==> flow/design.v <==
`timescale 1ns / 1ps
module get_rssi(
	input clk,
   input rst_n,
   input [7:0] din,
   input den,
	input bin,
	input ben,
   output [7:0] dout,
   output drdy
   );
parameter IDLE = 0;
parameter CAL = 1;
parameter OUT = 2;
reg[255:0] d_buf;
always @ (posedge clk or negedge rst_n)
	if(!rst_n) d_buf <= 0;
	else if(den) d_buf <= {d_buf[247:0], din[7:0]};
wire[7:0] d_delay;
assign d_delay = d_buf[255:248];
reg[1:0] state;
reg[15:0] sum;
reg aver_rdy;
always @ (posedge clk or negedge rst_n) begin
	if(!rst_n) begin
		state <= IDLE;
		sum <= 0;
		aver_rdy <= 1'b0;
	end
	else begin
		case(state)
			IDLE: begin
				aver_rdy <= 1'b0;
				if (den) begin
					sum <= sum - d_delay;
					state <= CAL;
					end
				else state <= IDLE;
				end
			CAL: begin
				sum <= sum + din;
				aver_rdy <= 1'b1;
				state <= IDLE;
				end
			OUT: begin
				state <= IDLE;
				end
			default: state <= IDLE;
		endcase
	end
end
reg[7:0] aver;
always @ (posedge clk or negedge rst_n)
	if(!rst_n) aver <= 0;
	else if(aver_rdy) aver <= sum[13:6];
reg[7:0] llv;
always @ (posedge clk or negedge rst_n)
	if(!rst_n) llv <= 0;
	else if(ben == 1 && bin == 0) llv <= aver;
reg[7:0] hlv;
always @ (posedge clk or negedge rst_n)
	if(!rst_n) hlv <= 0;
	else if(ben == 1 && bin == 1) hlv <= aver;
reg ben_r;
always @ (posedge clk or negedge rst_n)
	if(!rst_n) ben_r <= 1'b0;
	else ben_r <= ben;
reg[7:0] rssi;
reg rssi_rdy;
always @ (posedge clk or negedge rst_n)
	if(!rst_n) begin
		rssi <= 0;
		rssi_rdy <= 1'b0;
	end
	else if(ben_r && bin == 1) begin
		rssi <= hlv - llv;
		rssi_rdy <= 1'b1;
	end
	else rssi_rdy <= 1'b0;
reg[511:0] rssi_buf;
always @ (posedge clk or negedge rst_n)
	if(!rst_n) rssi_buf <= 0;
	else if(rssi_rdy) rssi_buf <= {rssi_buf[503:0], rssi[7:0]};
wire[7:0] rssi_delay;
assign rssi_delay = rssi_buf[511:504];
reg[1:0] rstate;
reg[15:0] rsum;
reg rssi_aver_rdy;
always @ (posedge clk or negedge rst_n) begin
	if(!rst_n) begin
		rstate <= IDLE;
		rsum <= 0;
		rssi_aver_rdy <= 1'b0;
	end
	else begin
		case(rstate)
			IDLE: begin
				rssi_aver_rdy <= 1'b0;
				if (rssi_rdy) begin
					rsum <= rsum - rssi_delay;
					rstate <= CAL;
					end
				else rstate <= IDLE;
				end
			CAL: begin
				rsum <= rsum + rssi;
				rssi_aver_rdy <= 1'b1;
				rstate <= IDLE;
				end
			OUT: begin
				rssi_aver_rdy <= 1'b1;
				rstate <= IDLE;
				end
			default: rstate <= IDLE;
		endcase
	end
end
wire[7:0] rssi_aver;
assign rssi_aver = rsum[14:7];
assign dout = rssi_aver;
assign drdy = rssi_aver_rdy;
endmodule
# From RTL to reports: get_rssi
# What the tools print for get_rssi, step after step.
# Line numbers count from 1 in the design file above.
# The mark - stands for no value.
[inputs]
top_module = "get_rssi"
clock_port = "clk"
cell_library = "sky130hd"
pvt_corner = "tt_025C_1v80"

# Elaborated design
# Yosys after proc, flatten, opt, wreduce and memory -nomap, before mapping. Memory bits, and registers merged into a memory's read port (data or address), are not among the register bits. Print and check cells are not counted. Equal cells are merged and count once.
[word_totals]
word_cells = 47
out_inout_bits = 9
input_bits = 13
regBits = 838
[classes]
reduce_logical = 11
n_eq = 5
logic = 1
n_addsub = 5
n_mux = 11
[op_table]
columns = ["cell", "count"]
rows = [
  ["16-bit case mux with 2-bit select", 2],
  ["16-bit by 8-bit adder with 16-bit output", 2],
  ["16-bit by 8-bit subtractor with 16-bit output", 2],
  ["16-bit two-way mux", 2],
  ["8-bit subtractor", 1],
  ["2-bit nonzero test", 3],
  ["1-bit two-way mux", 5],
  ["2-bit != test (second input constant)", 2],
  ["2-bit zero test", 2],
  ["2-bit AND reduction", 2],
  ["1-bit case mux with 2-bit select", 2],
  ["1-bit logical AND", 3],
  ["1-bit == test (second input constant)", 2],
  ["1-bit by 2-bit == test with 1-bit output (second input constant)", 1],
  ["2-bit OR reduction", 1],
  ["1-bit inverter", 1],
]

# Depth
# Longest topological path by Yosys (ltp), each cell counted once; first at word level (registers and memories cut), then after technology mapping (sequential cells cut; the memories' decode and read muxes count).
[depth]
ltp_word = 3
abc_area = 0
ltp_mapped = 13

# After synthesis
# Yosys stat after the flow's synthesis: flattened, memories mapped to cells. It holds for the ABC_AREA given above (unset counts as 0); a run with the other value may have another netlist.
# The area totals of this step are shown rounded.
[mapped]
ff_cells = 837
n_buf = 108
synth_area_um2 = 32780
seqArea_um2 = 20950
cells = 2112
[by_type]
columns = ["cell", "count"]
rows = [
  ["sky130_fd_sc_hd__dfrtp_1", 835],
  ["sky130_fd_sc_hd__mux2_2", 789],
  ["sky130_fd_sc_hd__ha_1", 39],
  ["sky130_fd_sc_hd__o21ai_0", 57],
  ["sky130_fd_sc_hd__nand2_1", 63],
  ["sky130_fd_sc_hd__clkbuf_1", 53],
  ["sky130_fd_sc_hd__buf_2", 39],
  ["sky130_fd_sc_hd__xnor2_1", 19],
  ["sky130_fd_sc_hd__a21oi_1", 32],
  ["sky130_fd_sc_hd__xor2_1", 18],
  ["sky130_fd_sc_hd__inv_1", 26],
  ["sky130_fd_sc_hd__a21o_1", 10],
  ["sky130_fd_sc_hd__nor2_1", 20],
  ["sky130_fd_sc_hd__buf_4", 8],
  ["sky130_fd_sc_hd__fa_1", 3],
  ["sky130_fd_sc_hd__nor3_1", 11],
  ["sky130_fd_sc_hd__dfstp_2", 2],
  ["sky130_fd_sc_hd__nor2b_1", 6],
]
# Other cell types: 37; their cells: 82.

# Path before layout
# Path of least setup slack by OpenSTA after synthesis, without wires, with an ideal clock, recovery checks aside; 20% of the period is set as input and as output delay. Where synthesis merged equal registers, the netlist keeps one of their names.
[synth_timing]
path_type = "register to register"
start = "register d_buf[249]"
end = "register sum[13]"
t_first_pin_ns = 0.000
clock_period_ns = 3.28
required_ns = 3.200
driving_pins = 11
path_delay_ns = 2.993
arrival_ns = 2.913
setup_ns = 0.080
setup_slack_ns = 0.287
synth_period_reached_ns = 2.993
# "path_delay_ns" is the arrival time less input delay plus setup time.
# "driving_pins": output pins that drive a net of the path, with the launching flip-flop's if there is one; two outputs of one cell count as two.
# "synth_period_reached_ns" = period - worst setup slack (recovery checks aside). The figure is calculated, with input and output delays left at 20% of the set period.
# Between the ends stands the longest chain of elaborated cells between them, by number of cells; it is not shown to be the way that was timed. Of several equally long chains one is given.
# A line is the first line of the expression or statement that the cell stems from. Yosys adds cells for indexed reads and writes and turns some case tables into memories.
# A register here has more assigning lines than the two given.
[synth_via]
cell_sequence = "sky130_fd_sc_hd__dfrtp_1 > sky130_fd_sc_hd__or4_4 > sky130_fd_sc_hd__o41a_1 > sky130_fd_sc_hd__o31ai_1 > sky130_fd_sc_hd__ha_1 > sky130_fd_sc_hd__and3_1 > sky130_fd_sc_hd__a221o_1 > sky130_fd_sc_hd__a211o_1 > sky130_fd_sc_hd__and3_1 > sky130_fd_sc_hd__o21ai_1 > sky130_fd_sc_hd__xnor2_1"
elab_chain_cells = 3
cone_cells = 3
[synth_rtl]
columns = ["item", "line", "source"]
rows = [
  ["start: declaration", 15, "reg[255:0] d_buf;"],
  ["start: assignment", 17, "if(!rst_n) d_buf <= 0;"],
  ["start: assignment", 18, "else if(den) d_buf <= {d_buf[247:0], din[7:0]};"],
  ["16-bit by 8-bit subtractor with 16-bit output", 35, "sum <= sum - d_delay;"],
  ["16-bit two-way mux", 34, "if (den) begin"],
  ["16-bit case mux with 2-bit select", 31, "case(state)"],
  ["end: assignment", 35, ""],
  ["end: assignment", 41, "sum <= sum + din;"],
  ["end: declaration", 22, "reg[15:0] sum;"],
]

# Path in the finished layout
# Path of least setup slack in the final report of flow run 1 (OpenROAD, finished layout, wires in). Where an end is a register, its clock arrival counts in the times.
[layout_timing]
path_type = "register to register"
start = "register d_buf[248]"
end = "register sum[13]"
driving_pins = 11
clock_period_ns = 3.51
t_first_pin_ns = 0.56
setup_slack_ns = 0.37
arrival_ns = 3.63
setup_ns = 0.06
required_ns = 4.00
# Between the ends stands the longest chain of elaborated cells between them, by number of cells; it is not shown to be the way that was timed. Of several equally long chains one is given.
# A register here has more assigning lines than the two given.
[layout_via]
cell_sequence = "sky130_fd_sc_hd__dfrtp_1 > sky130_fd_sc_hd__or4_4 > sky130_fd_sc_hd__o41a_1 > sky130_fd_sc_hd__o31ai_2 > sky130_fd_sc_hd__ha_1 > sky130_fd_sc_hd__a21o_1 > sky130_fd_sc_hd__a221o_1 > sky130_fd_sc_hd__a211o_1 > sky130_fd_sc_hd__and3_1 > sky130_fd_sc_hd__o21ai_2 > sky130_fd_sc_hd__xnor2_1"
elab_chain_cells = 3
cone_cells = 3
[layout_rtl]
columns = ["item", "line", "source"]
rows = [
  ["start: declaration", 15, "reg[255:0] d_buf;"],
  ["start: assignment", 17, "if(!rst_n) d_buf <= 0;"],
  ["start: assignment", 18, "else if(den) d_buf <= {d_buf[247:0], din[7:0]};"],
  ["16-bit by 8-bit subtractor with 16-bit output", 35, "sum <= sum - d_delay;"],
  ["16-bit two-way mux", 34, "if (den) begin"],
  ["16-bit case mux with 2-bit select", 31, "case(state)"],
  ["end: assignment", 35, ""],
  ["end: assignment", 41, "sum <= sum + din;"],
  ["end: declaration", 22, "reg[15:0] sum;"],
]

# Flow runs of get_rssi

Measured data: module get_rssi, platform sky130hd, 2 stored runs of the flow under differing settings, order arbitrary. Input and output delays are each 20% of the period that was set; the output load is 0.01 pF.
"worst_setup_path_time_ns": the worst setup path's part of the clock period (all of it between registers, 20% less for each end at a port) less its slack. A launch clock that arrives late makes it longer, a capture clock that arrives late makes it shorter.
"power.total_w" rests on the timing tool's default activity at the inputs, not on a simulated workload.
The measured numbers are rounded.

# flow run 1
==> flow/run.sh <==
#!/bin/bash
# the make line also repeats the synthesis and layout settings of config.mk as NAME=value (left out here)
make -C /OpenROAD-flow-scripts/flow DESIGN_CONFIG=/design/flow/config.mk WORK_HOME=/design/flow/orfs CLKGATE_MAP_FILE= finish
==> flow/config.mk <==
export PLATFORM = sky130hd
export DESIGN_NAME = get_rssi
export DESIGN_NICKNAME = get_rssi
export VERILOG_FILES = /design/flow/design.v
export SDC_FILE = /design/flow/constraint.sdc
export NUM_CORES = 4
export LEC_CHECK = 0
export CAP_MARGIN = 20
export CORE_ASPECT_RATIO = 1.91
export CORE_MARGIN = 2
export CORE_UTILIZATION = 67
export CTS_CLUSTER_DIAMETER = 389
export CTS_CLUSTER_SIZE = 29
export GPL_TIMING_DRIVEN = 1
export PLACE_DENSITY_LB_ADDON = 0.11
export SETUP_SLACK_MARGIN = 0.94
export SLEW_MARGIN = 20
==> flow/constraint.sdc <==
create_clock -name core_clock -period 3.51 [get_ports {clk}]
set_input_delay 0.7020 -clock core_clock [delete_from_list [all_inputs] [get_ports {clk}]]
set_output_delay 0.7020 -clock core_clock [all_outputs]
set_load 0.01 [all_outputs]

==> flow run 1: results <==
final_cell_area_um2=35310
worst_setup_path_time_ns=3.14
worst_setup_path_type="register to register"
worst_setup_slack_ns=0.370
power.total_w=0.02178
post_synth_area_um2=32780
finish.utilization_pct=72.6
die_um2=50800

# flow run 2
==> flow/run.sh <==
#!/bin/bash
# the make line also repeats the synthesis and layout settings of config.mk as NAME=value (left out here)
make -C /OpenROAD-flow-scripts/flow DESIGN_CONFIG=/design/flow/config.mk WORK_HOME=/design/flow/orfs CLKGATE_MAP_FILE= finish
==> flow/config.mk <==
export PLATFORM = sky130hd
export DESIGN_NAME = get_rssi
export DESIGN_NICKNAME = get_rssi
export VERILOG_FILES = /design/flow/design.v
export SDC_FILE = /design/flow/constraint.sdc
export NUM_CORES = 4
export LEC_CHECK = 0
export CAP_MARGIN = 20
export CORE_MARGIN = 2
export CORE_UTILIZATION = 40
export SLEW_MARGIN = 20
==> flow/constraint.sdc <==
create_clock -name core_clock -period 2.37 [get_ports {clk}]
set_input_delay 0.4740 -clock core_clock [delete_from_list [all_inputs] [get_ports {clk}]]
set_output_delay 0.4740 -clock core_clock [all_outputs]
set_load 0.01 [all_outputs]

==> flow run 2: results <==
final_cell_area_um2=38670
worst_setup_path_time_ns=3.11
worst_setup_path_type="register to register"
worst_setup_slack_ns=-0.739
power.total_w=0.03954
post_synth_area_um2=32780
finish.utilization_pct=47.9
die_um2=84250
